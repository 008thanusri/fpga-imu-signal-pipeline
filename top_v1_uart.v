==> flow/design.v <==
`timescale 1ns / 1ps
`timescale 1ns/1ps
module counter_imu #(
    parameter WIDTH     = 16,          
    parameter MAX_VALUE = 16'd500      
)(
    input  wire                 clk,
    input  wire                 rst_n,       
    output reg  [WIDTH-1:0]     sample_out   
);
    always @(posedge clk) begin
        if (!rst_n) begin
            sample_out <= {WIDTH{1'b0}};     
        end else begin
            if (sample_out >= MAX_VALUE)
                sample_out <= {WIDTH{1'b0}};  
            else
                sample_out <= sample_out + 1'b1;
        end
    end
endmodule
`timescale 1ns / 1ps
`timescale 1ns/1ps
module threshold_detector #(
    parameter WIDTH = 16           
)(
    input  wire                     clk,         
    input  wire                     rst_n,       
    input  wire signed [WIDTH-1:0]  sample_in,   
    input  wire signed [WIDTH-1:0]  threshold,   
    output reg                      event_flag   
);
    always @(posedge clk) begin
        if (!rst_n) begin
            event_flag <= 1'b0;
        end else begin
            if (sample_in > threshold)
                event_flag <= 1'b1;
            else
                event_flag <= 1'b0;
        end
    end
endmodule
`timescale 1ns / 1ps
module top_v1 #(
    parameter WIDTH           = 16,          
    parameter MAX_VALUE       = 16'd500,     
    parameter THRESHOLD_VALUE = 16'sd100     
)(
    input  wire                 clk,
    input  wire                 rst_n,          
    output wire [WIDTH-1:0]     sample_out,     
    output wire                 event_flag      
);
    wire [WIDTH-1:0] sample_internal;
    counter_imu #(
        .WIDTH    (WIDTH),
        .MAX_VALUE(MAX_VALUE)
    ) u_counter_imu (
        .clk        (clk),
        .rst_n      (rst_n),
        .sample_out (sample_internal)
    );
    threshold_detector #(
        .WIDTH(WIDTH)
    ) u_threshold_detector (
        .clk       (clk),
        .rst_n     (rst_n),
        .sample_in (sample_internal),
        .threshold (THRESHOLD_VALUE),
        .event_flag(event_flag)
    );
    assign sample_out = sample_internal;
endmodule
`timescale 1ns / 1ps
module top_v1_uart #(
    parameter integer WIDTH           = 16,
    parameter integer CLK_FREQ_HZ     = 1_840_000,   
    parameter integer BAUD_RATE       = 115_200,
    parameter [WIDTH-1:0] MAX_VALUE   = 16'd10,      
    parameter signed [WIDTH-1:0] THRESHOLD_VALUE = 16'sd5
)(
    input  wire                 clk,
    input  wire                 rst_n,        
    output wire                 tx,           
    output wire [WIDTH-1:0]     sample_mon,
    output wire                 event_mon
);
    wire [WIDTH-1:0] sample_out;
    wire             event_flag;
    top_v1 #(
        .WIDTH          (WIDTH),
        .MAX_VALUE      (MAX_VALUE),
        .THRESHOLD_VALUE(THRESHOLD_VALUE)
    ) u_top_v1 (
        .clk        (clk),
        .rst_n      (rst_n),
        .sample_out (sample_out),
        .event_flag (event_flag)
    );
    assign sample_mon = sample_out;
    assign event_mon  = event_flag;
    wire       tx_busy;
    reg        tx_start;
    reg [7:0]  tx_data;
    uart_tx #(
        .CLK_FREQ_HZ(CLK_FREQ_HZ),
        .BAUD_RATE  (BAUD_RATE)
    ) u_uart_tx (
        .clk      (clk),
        .rst_n    (rst_n),
        .tx_start (tx_start),
        .tx_data  (tx_data),
        .tx       (tx),
        .tx_busy  (tx_busy)
    );
    localparam S_IDLE   = 3'd0;
    localparam S_HDR    = 3'd1;
    localparam S_LSB    = 3'd2;
    localparam S_MSB    = 3'd3;
    localparam S_FLAGS  = 3'd4;
    reg [2:0]          state;
    reg [WIDTH-1:0]    sample_latched;
    reg                event_latched;
    always @(posedge clk) begin
        if (!rst_n) begin
            state          <= S_IDLE;
            tx_start       <= 1'b0;
            tx_data        <= 8'h00;
            sample_latched <= {WIDTH{1'b0}};
            event_latched  <= 1'b0;
        end else begin
            tx_start <= 1'b0;
            case (state)
                S_IDLE: begin
                    if (!tx_busy) begin
                        sample_latched <= sample_out;
                        event_latched  <= event_flag;
                        tx_data  <= 8'hAA;     
                        tx_start <= 1'b1;
                        state    <= S_HDR;
                    end
                end
                S_HDR: begin
                    if (!tx_busy) begin
                        tx_data  <= sample_latched[7:0];    
                        tx_start <= 1'b1;
                        state    <= S_LSB;
                    end
                end
                S_LSB: begin
                    if (!tx_busy) begin
                        tx_data  <= sample_latched[15:8];   
                        tx_start <= 1'b1;
                        state    <= S_MSB;
                    end
                end
                S_MSB: begin
                    if (!tx_busy) begin
                        tx_data  <= {7'b0, event_latched};  
                        tx_start <= 1'b1;
                        state    <= S_FLAGS;
                    end
                end
                S_FLAGS: begin
                    if (!tx_busy) begin
                        state <= S_IDLE;  
                    end
                end
                default: begin
                    state <= S_IDLE;
                end
            endcase
        end
    end
endmodule
`timescale 1ns / 1ps
module uart_tx #(
    parameter integer CLK_FREQ_HZ = 100_000_000,   
    parameter integer BAUD_RATE   = 115_200        
)(
    input  wire       clk,
    input  wire       rst_n,      
    input  wire       tx_start,   
    input  wire [7:0] tx_data,    
    output reg        tx,         
    output reg        tx_busy     
);
    localparam integer BAUD_DIV = CLK_FREQ_HZ / BAUD_RATE;
    localparam integer TOTAL_BITS = 10;
    reg [$clog2(BAUD_DIV)-1:0] baud_cnt;
    reg [3:0]                  bit_idx;    
    reg [9:0]                  shift_reg;  
    always @(posedge clk) begin
        if (!rst_n) begin
            tx       <= 1'b1;      
            tx_busy  <= 1'b0;
            baud_cnt <= 0;
            bit_idx  <= 0;
            shift_reg<= 10'b1111111111;
        end else begin
            if (!tx_busy) begin
                tx <= 1'b1;   
                if (tx_start) begin
                    shift_reg <= {1'b1, tx_data, 1'b0};  
                    tx_busy   <= 1'b1;
                    baud_cnt  <= 0;
                    bit_idx   <= 0;
                    tx        <= 1'b0;   
                end
            end else begin
                if (baud_cnt == BAUD_DIV-1) begin
                    baud_cnt <= 0;
                    bit_idx  <= bit_idx + 1'b1;
                    if (bit_idx < TOTAL_BITS-1) begin
                        shift_reg <= {1'b1, shift_reg[9:1]};  
                        tx        <= shift_reg[1];  
                    end else begin
                        tx       <= 1'b1;   
                        tx_busy  <= 1'b0;
                        bit_idx  <= 0;
                    end
                end else begin
                    baud_cnt <= baud_cnt + 1'b1;
                end
            end
        end
    end
endmodule
=== Step by step through the tools: top_v1_uart ===
Tool output for the design above, in the order of the flow.
Line numbers count from 1 in the design file above.
Operators carry their Yosys type and port widths (W data, S select, Z words).
Cell names lack the library's common part.
The mark -- stands for no value.

* Top: top_v1_uart
* Clock port: clk
* Standard-cell library: sky130hd
* Corner: tt_025C_1v80

=== Word level ===
Source: Yosys, flattened and elaborated, memories not mapped. Widths are those after wreduce. Registers that Yosys merges into a memory's read port (data or address) are not register bits. Print and check cells do not count.

* Add/subtract/negate cells: 3
* Eq/ne operators: 12
* Reduce/logical cells: 11
* $lt $le $gt $ge: 3
* Mux-type cells: 31
* Bitwise gates (word level): 2

{| class="wikitable"
|+ Operators by type and width
! cell !! number
|-
| $mux W10 || 4
|-
| $pmux W8 S4 || 1
|-
| $mux W8 || 4
|-
| $mux W4 || 6
|-
| $add A16 B1 Y16 const B || 1
|-
| $ge A16 B4 Y1 const B || 1
|-
| $gt A16 B4 Y1 const B || 1
|-
| $pmux W3 S5 || 1
|-
| $mux W3 || 5
|-
| $ne A2 B2 Y1 const B || 7
|-
| $reduce_and A5 Y1 || 2
|-
| $mux W1 || 10
|-
| $add A4 B1 Y4 const B || 2
|-
| $reduce_and A2 Y1 || 3
|-
| $eq A3 B2 Y1 const B || 2
|-
| $lt A4 B4 Y1 const B || 1
|-
| $eq A4 B4 Y1 const B || 1
|-
| $reduce_bool A4 Y1 || 1
|-
| $reduce_or A4 Y1 || 1
|-
| $eq A3 B1 Y1 const B || 1
|-
| $eq A3 B3 Y1 const B || 1
|-
| $logic_not A3 Y1 || 1
|-
| $reduce_and A3 Y1 || 1
|-
| $not A1 Y1 || 2
|-
| $reduce_bool A2 Y1 || 1
|-
| $reduce_or A2 Y1 || 1
|}

* Register bits: 66

=== Logic depth ===
Depth = most cells in a row (Yosys ltp): at word level without a register or memory, in the mapped netlist without a sequential cell, where the memories' decode and read muxes count.

* Depth in word-level cells: 4
* ABC_AREA: 0
* Gate-level depth with buffers: 6

=== Mapped cells and area ===
Yosys stat after the flow's synthesis: flattened, memories mapped to cells. It holds for the ABC_AREA given above (unset counts as 0); a run with the other value may have another netlist.
Totals and module areas in this step are rounded.

{| class="wikitable"
|+ Cells by type
! cell !! number !! area in all (um^2)
|-
| dfxtp_1 || 66 || 1.32E+03
|-
| nand2_1 || 43 || 161.405
|-
| a21oi_1 || 25 || 125.12
|-
| mux2i_1 || 11 || 110.106
|-
| a211oi_1 || 14 || 105.101
|-
| ha_1 || 8 || 100.096
|-
| a21oi_2 || 7 || 61.309
|-
| and2_1 || 9 || 56.304
|-
| nor2_1 || 13 || 48.797
|-
| nor3_1 || 9 || 45.043
|-
| a221oi_1 || 4 || 35.034
|-
| buf_2 || 7 || 35.034
|-
| buf_6 || 3 || 33.782
|-
| inv_1 || 9 || 33.782
|-
| nand2b_1 || 5 || 31.28
|-
| nand3_1 || 6 || 30.029
|-
| clkbuf_1 || 7 || 26.275
|-
| nor4_1 || 4 || 25.024
|}

Not listed: further types 27, cells in them 38.

* Sequential part of the area: 0.00132 mm^2
* Synthesis area: 0.00266 mm^2
* Cells in the netlist: 288
* Flip-flops: 66

The figures by module come from a second, unflattened synthesis with its own total; it is not the netlist above.

* Cell total of the unflattened synthesis: 336
* Area total of the unflattened synthesis: 0.00317 mm^2

Each row is one instance without its submodules.

{| class="wikitable"
|+ By module
! module !! times used !! cells !! area (mm^2)
|-
| top_v1_uart || 1 || 133 || 0.00125
|-
| uart_tx || 1 || 109 || 0.00098
|-
| threshold_detector (WIDTH=16) || 1 || 58 || 0.000465
|-
| counter_imu || 1 || 34 || 0.00046
|-
| top_v1 || 1 || 2 || 0.0000075
|}

=== Timing after synthesis ===
Path of least setup slack by OpenSTA after synthesis, without wires, with an ideal clock, recovery checks aside; 20% of the period is set as input and as output delay. Where synthesis merged equal registers, the netlist keeps one of their names.

* Kind: reg2reg
* Start point: register u_uart_tx.baud_cnt[0]
* End point: register u_uart_tx.shift_reg[2]
* Clock period: 1.49 ns
* Time at the first pin: 0.000 ns
* Required time: 1.365 ns
* Stages on the path: 7
* Delay of the path: 1.323 ns
* Arrival time: 1.198 ns
* Slack: 0.167 ns
* Synthesis period reached: 1.323 ns

"delay of the path" is the arrival time less input delay plus setup time.
"stages on the path" counts driving pins, that of a launching flip-flop among them; a cell with two outputs on the path counts twice.
"synthesis period reached" is the clock period less the worst setup slack; recovery checks do not enter. This is arithmetic on one report: input and output delays are still those of the set period (20% each).
Between the ends stands the longest chain of elaborated cells between them, by number of cells; it is not shown to be the way that was timed. Of several equally long chains one is given.
A line is the first line of the expression or statement that the cell stems from. Yosys adds cells for indexed reads and writes and turns some case tables into memories.
At most two assigning lines are given for a register; there are more.

* Cells stage by stage: dfxtp_1 inv_1 ha_1 nand4_2 a22o_1 buf_6 mux2i_1
* Cells in the longest elaborated chain: 3
* Elaborated cells between the ends (all ways): 5
* Source lines of those cells: 2
* Those cells by class: eq/ne: 2; mux: 2; reduce/logical: 1

{| class="wikitable"
|+ Ends and longest elaborated chain, post-synthesis
! what !! line !! source
|-
| from (decl) || 191 || <nowiki>reg [$clog2(BAUD_DIV)-1:0] baud_cnt;</nowiki>
|-
| from (assign) || 198 || <nowiki>baud_cnt <= 0;</nowiki>
|-
| from (assign) || 224 || <nowiki>baud_cnt <= baud_cnt + 1'b1;</nowiki>
|-
| $eq A4 B4 Y1 || 212 || <nowiki>if (baud_cnt == BAUD_DIV-1) begin</nowiki>
|-
| $mux W10 || 212 ||
|-
| $mux W10 || 202 || <nowiki>if (!tx_busy) begin</nowiki>
|-
| to (assign) || 205 || <nowiki>shift_reg <= {1'b1, tx_data, 1'b0};</nowiki>
|-
| to (assign) || 216 || <nowiki>shift_reg <= {1'b1, shift_reg[9:1]};</nowiki>
|-
| to (decl) || 193 || <nowiki>reg [9:0]                  shift_reg;</nowiki>
|}

=== Path in the finished layout ===
From the final timing report of flow run B: the path of least setup slack in the routed layout; clock arrival at registers is part of the times.

* Kind: reg2reg
* Start point: register state
* End point: register tx_data[4]
* Time at the first pin: 0.32 ns
* Arrival time: 1.56 ns
* Clock period: 1.43 ns
* Stages on the path: 5
* Required time: 1.61 ns
* Slack: 0.04 ns

An end named without its bit number is one bit of that signal or, where synthesis recoded a state register, one of its new flip-flops.
At most two assigning lines are given for a register; there are more.

* Cells stage by stage: dfxtp_4 or4_4 buf_8 a21oi_2 a211oi_1

{| class="wikitable"
|+ Ends and longest elaborated chain, after layout
! what !! line !! source
|-
| from (decl) || 122 || <nowiki>reg [2:0]          state;</nowiki>
|-
| from (assign) || 127 || <nowiki>state          <= S_IDLE;</nowiki>
|-
| from (assign) || 141 || <nowiki>state    <= S_HDR;</nowiki>
|-
| to (assign) || 146 || <nowiki>tx_data  <= sample_latched[7:0];</nowiki>
|-
| to (assign) || 153 || <nowiki>tx_data  <= sample_latched[15:8];</nowiki>
|-
| to (decl) || 105 || <nowiki>reg [7:0]  tx_data;</nowiki>
|}

Chain of elaborated cells between the ends: none given.

Data sheet: physical implementation of top_v1_uart

Design top_v1_uart on sky130hd. What follows are 2 stored runs of the flow, each under its own settings; their order means nothing. The constraints put input and output delay at 20% of the set period each and load the outputs with 0.01 pF.
"reached clock period" is the run's clock period less its worst setup slack. It is reckoned from that one timing run; input and output delays stay at 20% of the period that was set.
"time used up by the worst setup path" is the time allowed to the run's worst setup path (the clock period less input and output delay, where it has them) less its slack. Clock arrival times count: a late capture clock shortens it, a late launch clock lengthens it.
By "total power of the final layout" is meant OpenSTA's value without simulated activity: inputs other than the clock are taken to toggle once in ten clock periods, and the tool carries that through the logic.
Results are given in rounded form.

=== Flow run A ===
{| class="wikitable"
! Setting !! Value
|-
| period_ns || 2.47
|-
| CORE_UTILIZATION || 68
|-
| SETUP_SLACK_MARGIN || 0.05
|-
| PLACE_DENSITY_LB_ADDON || 0.28
|-
| CORE_ASPECT_RATIO || 0.97
|-
| CELL_PAD_IN_SITES_DETAIL_PLACEMENT || 1
|-
| TNS_END_PERCENT || 85
|-
| CTS_CLUSTER_DIAMETER || 21
|-
| CAP_MARGIN || 40
|-
| CORE_MARGIN || 2
|-
| SLEW_MARGIN || 20
|}
No results, placement failed with DPL-0033.

=== Flow run B ===
{| class="wikitable"
! Setting !! Value
|-
| period_ns || 1.43
|-
| CORE_UTILIZATION || 20
|-
| SETUP_SLACK_MARGIN || 0.06
|-
| PLACE_DENSITY_LB_ADDON || 0.2
|-
| CORE_ASPECT_RATIO || 1.55
|-
| CELL_PAD_IN_SITES_GLOBAL_PLACEMENT || 3
|-
| GPL_TIMING_DRIVEN || 0
|-
| CTS_CLUSTER_SIZE || 28
|-
| CAP_MARGIN || 30
|-
| MIN_ROUTING_LAYER || met2
|-
| CORE_MARGIN || 2
|-
| SLEW_MARGIN || 20
|-
! Result !! Value
|-
| Area of the standard cells in the finished layout || 0.00356 mm^2
|-
| Time used up by the worst setup path || 1.39 ns
|-
| Type of the worst setup path || reg2reg
|-
| Worst slack on setup checks || 0.045 ns
|-
| Post-route setup TNS || 0.000 ns
|-
| Reached clock period || 1.385 ns
|-
| Overall die area || 0.0143 mm^2
|-
| Utilization in the final report || 27.4 %
|-
| Synthesis area || 0.00266 mm^2
|-
| Worst hold slack || 0.450 ns
|-
| Total power of the final layout || 4790 uW
|}
